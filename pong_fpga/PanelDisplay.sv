==> flow/design.v <==
module PanelDisplay (
input logic clk,
input logic rst,
input logic button_up,
input logic button_dn,
input logic button_r,
input logic button_l,
input logic switch,
output logic [5:0] P1_Score,
output logic [5:0] P2_Score,
output logic hsync,
output logic vsync,
output logic move_enable,
output logic [3:0] red,
output logic [3:0] green,
output logic [3:0] blue);
reg [5:0]counter1=0;
reg [5:0]counter2=0;
assign P1_Score=counter1;
assign P2_Score=counter2;
parameter hpixels = 800;  
parameter vlines = 600;  
parameter hpulse = 120;  
parameter vpulse = 6;  
parameter hbp = 64; 	
parameter hfp = 56; 	
parameter vbp = 23;
parameter vfp = 37;
reg [10:0]hc=0;
reg [9:0]vc=0;
assign hsync = (hc < 920) ? 1:0; 
assign vsync = (vc < 660) ? 1:0;
assign valid_move_p1= button_up ^ button_l;
assign valid_move_p2= button_dn ^ button_r;
reg[10:0]p1h=264;
reg[9:0]p1v=278;
reg[10:0]p2h=648;
reg[9:0]p2v=278;
always_ff @(posedge clk) begin
if (rst) begin
p1h<=264;
p1v<=278;
end  if (valid_move_p1 && move_enable && switch) begin
     if(p1v>=189 && p1v<368) begin
	   if(p1_up==1) 
	     p1v<=p1v+10;
	  else if(p1_dn==1) 
	    p1v<=p1v-10;
      end else if(p1v<189 && p1_up==1) 
	   p1v<=219;
       else if(p1v>=368 && p1_dn==1)
		p1v<=367;
	end
end
always_ff @(posedge clk) begin
if (rst) begin
    p2h<=648;
    p2v<=278;
end  
else if (valid_move_p2 && move_enable==1 && switch ) begin
    if(p2v>=189 && p2v<368) begin
	   if(p2_up==1) 
	        p2v<=p2v+10;
	   else if(p2_dn==1) 
	        p2v<=p2v-10;	
	end
	else if(p2v<189 && p2_up==1) 
	   p2v<=190;
    else if(p2v>=368 && p2_dn==1)
	   p2v<=367;
	end
end
logic [1:0] p1_up_reg;
always_ff @(posedge clk) begin
 if (rst)
 p1_up_reg <= 2'b00;
 else begin
 p1_up_reg[1] <= p1_up_reg[0];
 p1_up_reg[0] <= button_up;
 end
 end
 assign p1_up= p1_up_reg[1];
logic [1:0] p1_dn_reg;
always_ff @(posedge clk) begin
 if (rst)
 p1_dn_reg <= 2'b00;
 else begin
 p1_dn_reg[1] <= p1_dn_reg[0];
 p1_dn_reg[0] <= button_l;
 end
 end
 assign p1_dn= p1_dn_reg[1];
logic [1:0] p2_up_reg;
always_ff @(posedge clk) begin
 if (rst)
 p2_up_reg <= 2'b00;
 else begin
 p2_up_reg[1] <= p2_up_reg[0];
 p2_up_reg[0] <= button_r;
 end
 end
 assign p2_up= p2_up_reg[1];
logic [1:0] p2_dn_reg;
always_ff @(posedge clk) begin
 if (rst)
 p2_dn_reg <= 2'b00;
 else begin
 p2_dn_reg[1] <= p2_dn_reg[0];
 p2_dn_reg[0] <= button_dn;
 end
 end
 assign p2_dn= p2_dn_reg[1];
logic pxlClk;
always_ff @(posedge clk) begin
 if (rst)
 pxlClk <= 1'b1;
 else
 pxlClk <= ~pxlClk;
end
logic [1:0] s_reg;
always_ff @(posedge clk) begin
 if (rst)
 s_reg <= 2'b11;
 else begin
 s_reg[1] <= s_reg[0];
 s_reg[0] <= vsync;
 end
 end
 assign move_enable = s_reg[1] & ~s_reg[0];
 always_ff @(posedge clk) begin
 if (rst) begin
 hc <=0;
 vc <=0;
 end
 else if (pxlClk) begin
	if (hc < 1040 )
	   hc <= hc + 1; 
	else begin
	hc<=0;
	if(vc<666)
		vc<=vc+1;
	else
		vc<=0;
	end
   end 
end
reg move_r=0;
reg move_u=1;
reg[10:0]hsq;
reg[9:0]vsq;
always_ff @(posedge clk) begin
 if (rst) begin
 hsq <=454;
 vsq <=313;
counter1<=0;
counter2<=0;
 end else if (vsync==0 && move_enable==1 && switch) begin
 	if (hsq < 628 && hsq > 264 && vsq < 458 && vsq >= 187) begin 
   		 if (move_r == 1) 
       			 hsq <= hsq + 5;
		 else 
			hsq<= hsq-5;
   		end
   		 if (move_u == 1) 
      			  vsq <= vsq - 5;
    		 else  
      			  vsq <= vsq + 5;
 	end
    else if (hsq+20>=p2h && move_r == 1) begin
      	if(vsq+20>=p2v && vsq<=p2v+90)begin
	hsq <= hsq - 5;
        move_r <= 0;
	end else begin
	 hsq <=454;
 	 vsq <=313;
	 counter1<=counter1+1;
end
    end else if (hsq<=p1h &&  move_r == 0) begin
       	if(vsq+20>=p1v && vsq<=p1v+90) begin
	 hsq <= hsq + 5;
         move_r <= 1;
	 end else begin
	  hsq <=454;
 	 vsq <=313;
	 counter2<=counter2+1;
	end
    end else if (vsq >= 438 && move_u == 0) begin
        vsq <= vsq - 5;    
        move_u <= 1;
    end else if (vsq < 188 && move_u == 1) begin
        vsq <= vsq + 5;
        move_u <= 0;
    end
end
always_ff @(posedge clk) begin
if (rst) begin
  	red = 4'b0000;
	green = 4'b0000;
    	blue = 4'b0000;
end
if (pxlClk ) begin 
	if (hc > (hpixels + hbp) || hc < hbp || vc > (vlines + vbp) || vc< vbp)begin
	    red = 4'b0000;
    	    green = 4'b0000;
            blue = 4'b0000;
  	end
	else if (vc <=149+vbp || vc >= 450+vbp ) begin
	    	red = 4'b0000;
    		green = 4'b0000;
		blue = 4'b0000;	
        end
	else if ((vc >= 150+vbp && vc <= 164+vbp)||(vc >= 435+vbp && vc <= 449+vbp)) begin
     		if ( hc <= 263 || (hc >= 664 && hc<= 1039)) begin
       			red = 4'b0000;
       			green = 4'b0000;
	   		blue = 4'b0000;       
	        end 
     		else begin
      	 		red = 4'b1111;
      	 		green = 4'b1111;
	  		blue = 4'b1111;                           
       		end
        end
 	else if (vc>= 165+vbp && vc<= 434+vbp) begin
		 if(hc>=hsq && hc<hsq+20 &&  vc>=vsq && vc<vsq+20 ) begin
      	 			red = 4'b1111;
      	 			green = 4'b1111;
	  		 	blue = 4'b1111;		
			end
			else if(hc>=p1h && hc<p1h+15 && vc>=p1v && vc<p1v+90) begin
				red = 4'b1111;
      	 			green = 4'b1111;
	  		 	blue = 4'b1111;		
				end
			else if(hc>=p2h && hc<p2h+15 && vc>=p2v && vc<p2v+90) begin
      	 			red = 4'b1111;
      	 			green = 4'b1111;
	  		 	blue = 4'b1111;
			end	
			else begin
      	 			red = 4'b0000;
      	 			green = 4'b0000;
	  		 	blue = 4'b0000;
			end	
end    
end
end
endmodule
* Tool chain data of PanelDisplay *
What the tools print for PanelDisplay, step after step.
Lines are those of the file above, counted from 1.
Operators: Yosys type, input widths -> output width; for muxes data width and select width s.
The mark - stands for no value.

design
  design top = PanelDisplay
  clock port = clk
  cell library = sky130hd
  library corner = tt_025C_1v80

* After elaboration *
Yosys after proc, flatten, opt, wreduce and memory -nomap, before mapping. Memory bits, and registers merged into a memory's read port (data or address), are not among the register bits. Print and check cells are not counted. Equal cells are merged and count once.

storage and ports
  register bits after elaboration = 99
  latch bits = 0
  memory bits (writable) = 0
  ROM bits = 0
  word width x clocked read ports = 0
  memories = 0
  input bits = 7
  output and inout port bits = 27

operators by class
  add/subtract/negate cells = 16
  multipliers = 0
  divide/modulo/power cells = 0
  order comparisons = 51
  eq/ne operators = 5
  shift operators = 0
  multiplexer cells = 58
  bitwise logic cells = 15
  reductions and logical operators = 54

operators by type and width
  cell                   number
  $mux 10                21
  $mux 4                 22
  $mux 11                8
  $le 10x32->1           2
  $ge 32x10->1           2
  $ge 10x8->1 const B    5
  $ge 10x9->1 const B    5
  $logic_and 1x1->1      34
  $lt 10x11->1           3
  $lt 11x10->1 const B   3
  $ge 32x10->1 const B   1
  $ge 10x10->1           3
  $lt 10x8->1 const B    3
  $lt 10x9->1 const B    3
  $add 10x7->11 const B  2
  $ge 11x10->1 const B   2
  $le 11x9->1 const B    2
  $lt 10x10->1 const B   2
  $add 10x4->10 const B  2
  $sub 10x4->10 const B  2
  $le 10x8->1 const B    2
  $le 10x9->1 const B    2
  $not 1->1              12
  $lt 11x12->1           1
  $add 11x5->12 const B  1
  $add 6x1->6 const B    2
  $add 10x5->11 const B  1
  $add 11x1->11 const B  1

Other operator kinds: 29; their cells: 50.

* Longest topological paths *
Depth = most cells in a row (Yosys ltp): at word level without a register or memory, in the mapped netlist without a sequential cell, where the memories' decode and read muxes count.

logic depth
  depth in word-level cells = 12
  ABC_AREA = 0
  gate-level depth with buffers = 16
  mapped depth without buffers = 15

* Netlist *
Source: synth_stat.txt of the flow (Yosys; design flattened, memories mapped). It holds for the ABC_AREA given above (unset counts as 0); a run with the other value may have another netlist.

cells by type
  cell                       number  area in all (µm²)
  sky130_fd_sc_hd__dfxtp_1   96      1.92E+03
  sky130_fd_sc_hd__ha_1      137     1.71E+03
  sky130_fd_sc_hd__a21oi_1   95      475.456
  sky130_fd_sc_hd__xnor2_1   53      464.195
  sky130_fd_sc_hd__nor2_1    116     435.418
  sky130_fd_sc_hd__o21ai_0   84      420.403
  sky130_fd_sc_hd__nand2_1   81      304.042
  sky130_fd_sc_hd__inv_1     70      262.752
  sky130_fd_sc_hd__a21o_1    31      232.723
  sky130_fd_sc_hd__nor3_1    41      205.197
  sky130_fd_sc_hd__xor2_1    21      183.926
  sky130_fd_sc_hd__nand3_1   36      180.173
  sky130_fd_sc_hd__clkbuf_1  46      172.666
  sky130_fd_sc_hd__nand4_1   23      143.888
  sky130_fd_sc_hd__nor2b_1   21      131.376
  sky130_fd_sc_hd__a211oi_1  16      120.115
  sky130_fd_sc_hd__a31oi_1   19      118.864
  sky130_fd_sc_hd__mux2i_1   11      110.106

Other cell types: 65; their cells: 231.

synthesis totals
  mapped cells = 1228
  chip area (Yosys) = 9481.6 µm²
  sequential part of the area = 2011.9 µm²
  flip-flop cells = 99

* Worst setup path after synthesis *
Path of least setup slack by OpenSTA after synthesis, without wires, with an ideal clock, recovery checks aside; 20% of the period is set as input and as output delay. Where synthesis merged equal registers, the netlist keeps one of their names.

timing after synthesis
  kind = reg2reg
  start = reg p2v[1]
  end = reg vsq[3]
  period = 7.2 ns
  library setup time = 0.131 ns
  arrival time = 3.283 ns
  data required time = 7.069 ns
  setup slack = 3.785 ns
  delay of the path = 3.414 ns
  driving pins on the path = 16
  path buffers = 1
  synthesis period reached = 3.415 ns

"delay of the path" is the arrival time less input delay plus setup time.
"driving pins on the path" counts driving pins, that of a launching flip-flop among them; a cell with two outputs on the path counts twice.
"synthesis period reached" is the clock period less the worst setup slack; recovery checks do not enter. This is arithmetic on one report: input and output delays are still those of the set period (20% each).
Between the ends stands the longest chain of elaborated cells between them, by number of cells; it is not shown to be the way that was timed. Of several equally long chains one is given.
Each line given opens the expression or statement behind the cell; cells for indexed reads and writes are added by Yosys, which also makes memories of some case tables.
A register here has more assigning lines than the two given.

between the ends, after synthesis
  cell sequence = sky130_fd_sc_hd__dfxtp_1 > sky130_fd_sc_hd__ha_1 > sky130_fd_sc_hd__or3_1 > sky130_fd_sc_hd__a21oi_1 > sky130_fd_sc_hd__xnor2_1 > sky130_fd_sc_hd__ha_1 > sky130_fd_sc_hd__a21oi_1 > sky130_fd_sc_hd__o21a_1 > sky130_fd_sc_hd__o22ai_1 > sky130_fd_sc_hd__maj3_1 > sky130_fd_sc_hd__a31oi_1 > sky130_fd_sc_hd__nand4_1 > sky130_fd_sc_hd__o221a_2 > sky130_fd_sc_hd__buf_2 > sky130_fd_sc_hd__o21ai_0 > sky130_fd_sc_hd__a31oi_1
  length of the longest elaborated chain = 6
  elaborated cells on any way between the ends = 9
  those cells by class = add/sub: 1; compare: 2; eq/ne: 1; mux: 3; reduce/logical: 2

RTL lines, path after synthesis
  item               RTL line  text
  start, declared    38        reg[9:0]p2v=278;
  start, assigned    63        p2v<=p2v+10;
  start, assigned    65        p2v<=p2v-10;
  $add 10x7->11      170       if(vsq+20>=p2v && vsq<=p2v+90)begin
  $le 10x32->1       170
  $logic_and 1x1->1  170
  $mux 10            170
  $mux 10            169       else if (hsq+20>=p2h && move_r == 1) begin
  $mux 10            157       end else if (vsync==0 && move_enable==1 && switch) begin
  end, assigned      165       vsq <= vsq - 5;
  end, assigned      167       vsq <= vsq + 5;
  end, declared      150       reg[9:0]vsq;

* Path in the finished layout *
From the final timing report of entry A: the path of least setup slack in the routed layout; clock arrival at registers is part of the times.

timing post-layout
  kind = reg2reg
  start = reg p1v[4]
  end = reg red[1]
  period = 3.84 ns
  library setup time = 0.05 ns
  arrival time = 3.94 ns
  data required time = 4.15 ns
  setup slack = 0.21 ns
  driving pins on the path = 13
  path buffers = 0

Between the ends stands the longest chain of elaborated cells between them, by number of cells; it is not shown to be the way that was timed. Of several equally long chains one is given.
A register here has more assigning lines than the two given.

between the ends, post-layout
  cell sequence = sky130_fd_sc_hd__dfxtp_1 > sky130_fd_sc_hd__a211o_1 > sky130_fd_sc_hd__nand2_1 > sky130_fd_sc_hd__xnor2_1 > sky130_fd_sc_hd__ha_1 > sky130_fd_sc_hd__a21oi_1 > sky130_fd_sc_hd__nand3_1 > sky130_fd_sc_hd__o21a_1 > sky130_fd_sc_hd__a2111oi_2 > sky130_fd_sc_hd__nor4_1 > sky130_fd_sc_hd__or4_1 > sky130_fd_sc_hd__a31oi_4 > sky130_fd_sc_hd__a21o_1
  length of the longest elaborated chain = 10
  elaborated cells on any way between the ends = 12
  those cells by class = add/sub: 1; compare: 2; mux: 7; reduce/logical: 2

RTL lines, path post-layout
  item               RTL line  text
  start, declared    36        reg[9:0]p1v=278;
  start, assigned    46        p1v<=p1v+10;
  start, assigned    48        p1v<=p1v-10;
  $add 10x7->11      230       else if(hc>=p1h && hc<p1h+15 && vc>=p1v && vc<p1v+90) begin
  $lt 10x11->1       230
  $logic_and 1x1->1  230
  $mux 4             230
  $mux 4             225       if(hc>=hsq && hc<hsq+20 && vc>=vsq && vc<vsq+20 ) begin
  $mux 4             224       else if (vc>= 165+vbp && vc<= 434+vbp) begin
  $mux 4             212       else if ((vc >= 150+vbp && vc <= 164+vbp)||(vc >= 435+vbp && vc <= 449+vbp)) begin
  $mux 4             207       else if (vc <=149+vbp || vc >= 450+vbp ) begin
  $mux 4             202       if (hc > (hpixels + hbp) || hc < hbp || vc > (vlines + vbp) || vc< vbp)begin
  $mux 4             201       if (pxlClk ) begin
  end, assigned      197       red = 4'b0000;
  end, assigned      203       red = 4'b0000;
  end, declared      14        output logic [3:0] red,

FLOW RESULTS
============

Measured results for PanelDisplay: 2 stored runs of the Yosys and OpenROAD flow on sky130hd. The settings differ; the order carries no meaning. The constraints put input and output delay at 20% of the set period each and load the outputs with 0.01 pF.
"achieved clock period (ns)": clock period set for the run, less the worst setup slack. It is reckoned from that one timing run; input and output delays stay at 20% of the period that was set.
By "worst setup path time (ns)" is meant the share of the clock period that the worst setup path is allowed (20% is reserved at inputs, 20% at outputs), minus its slack. Clock arrival times at its registers enter into it.
By "finish__power__total" is meant OpenSTA's value without simulated activity: inputs other than the clock are taken to toggle once in ten clock periods, and the tool carries that through the logic.

settings of entry A
{
  "period_ns": 3.84,
  "CORE_UTILIZATION": 16,
  "CAP_MARGIN": 20,
  "CORE_MARGIN": 2,
  "SLEW_MARGIN": 20
}
report of entry A
yosys chip area after synthesis (um^2): 9481.6
finish__design__die__area: 61224.1
finish__design__instance__area__stdcell: 11163.2
finish__design__instance__utilization: 0.1899
finish__timing__setup__ws: 0.211
finish__timing__setup__tns: 0.000
finish__timing__hold__ws: 0.439
finish__power__total: 2.723e-03
achieved clock period (ns): 3.629
worst setup path time (ns): 3.63
worst setup path kind: reg2reg

settings of entry B
{
  "period_ns": 5.92,
  "CORE_UTILIZATION": 70,
  "GPL_TIMING_DRIVEN": 1,
  "MAX_ROUTING_LAYER": "met4",
  "CAP_MARGIN": 20,
  "CORE_MARGIN": 2,
  "SLEW_MARGIN": 20
}
report of entry B
yosys chip area after synthesis (um^2): 9481.6
finish__design__die__area: 14492.5
finish__design__instance__area__stdcell: 10107.2
finish__design__instance__utilization: 0.7632
finish__timing__setup__ws: 1.827
finish__timing__setup__tns: 0.000
finish__timing__hold__ws: 0.445
finish__power__total: 1.733e-03
achieved clock period (ns): 4.093
worst setup path time (ns): 4.09
worst setup path kind: reg2reg
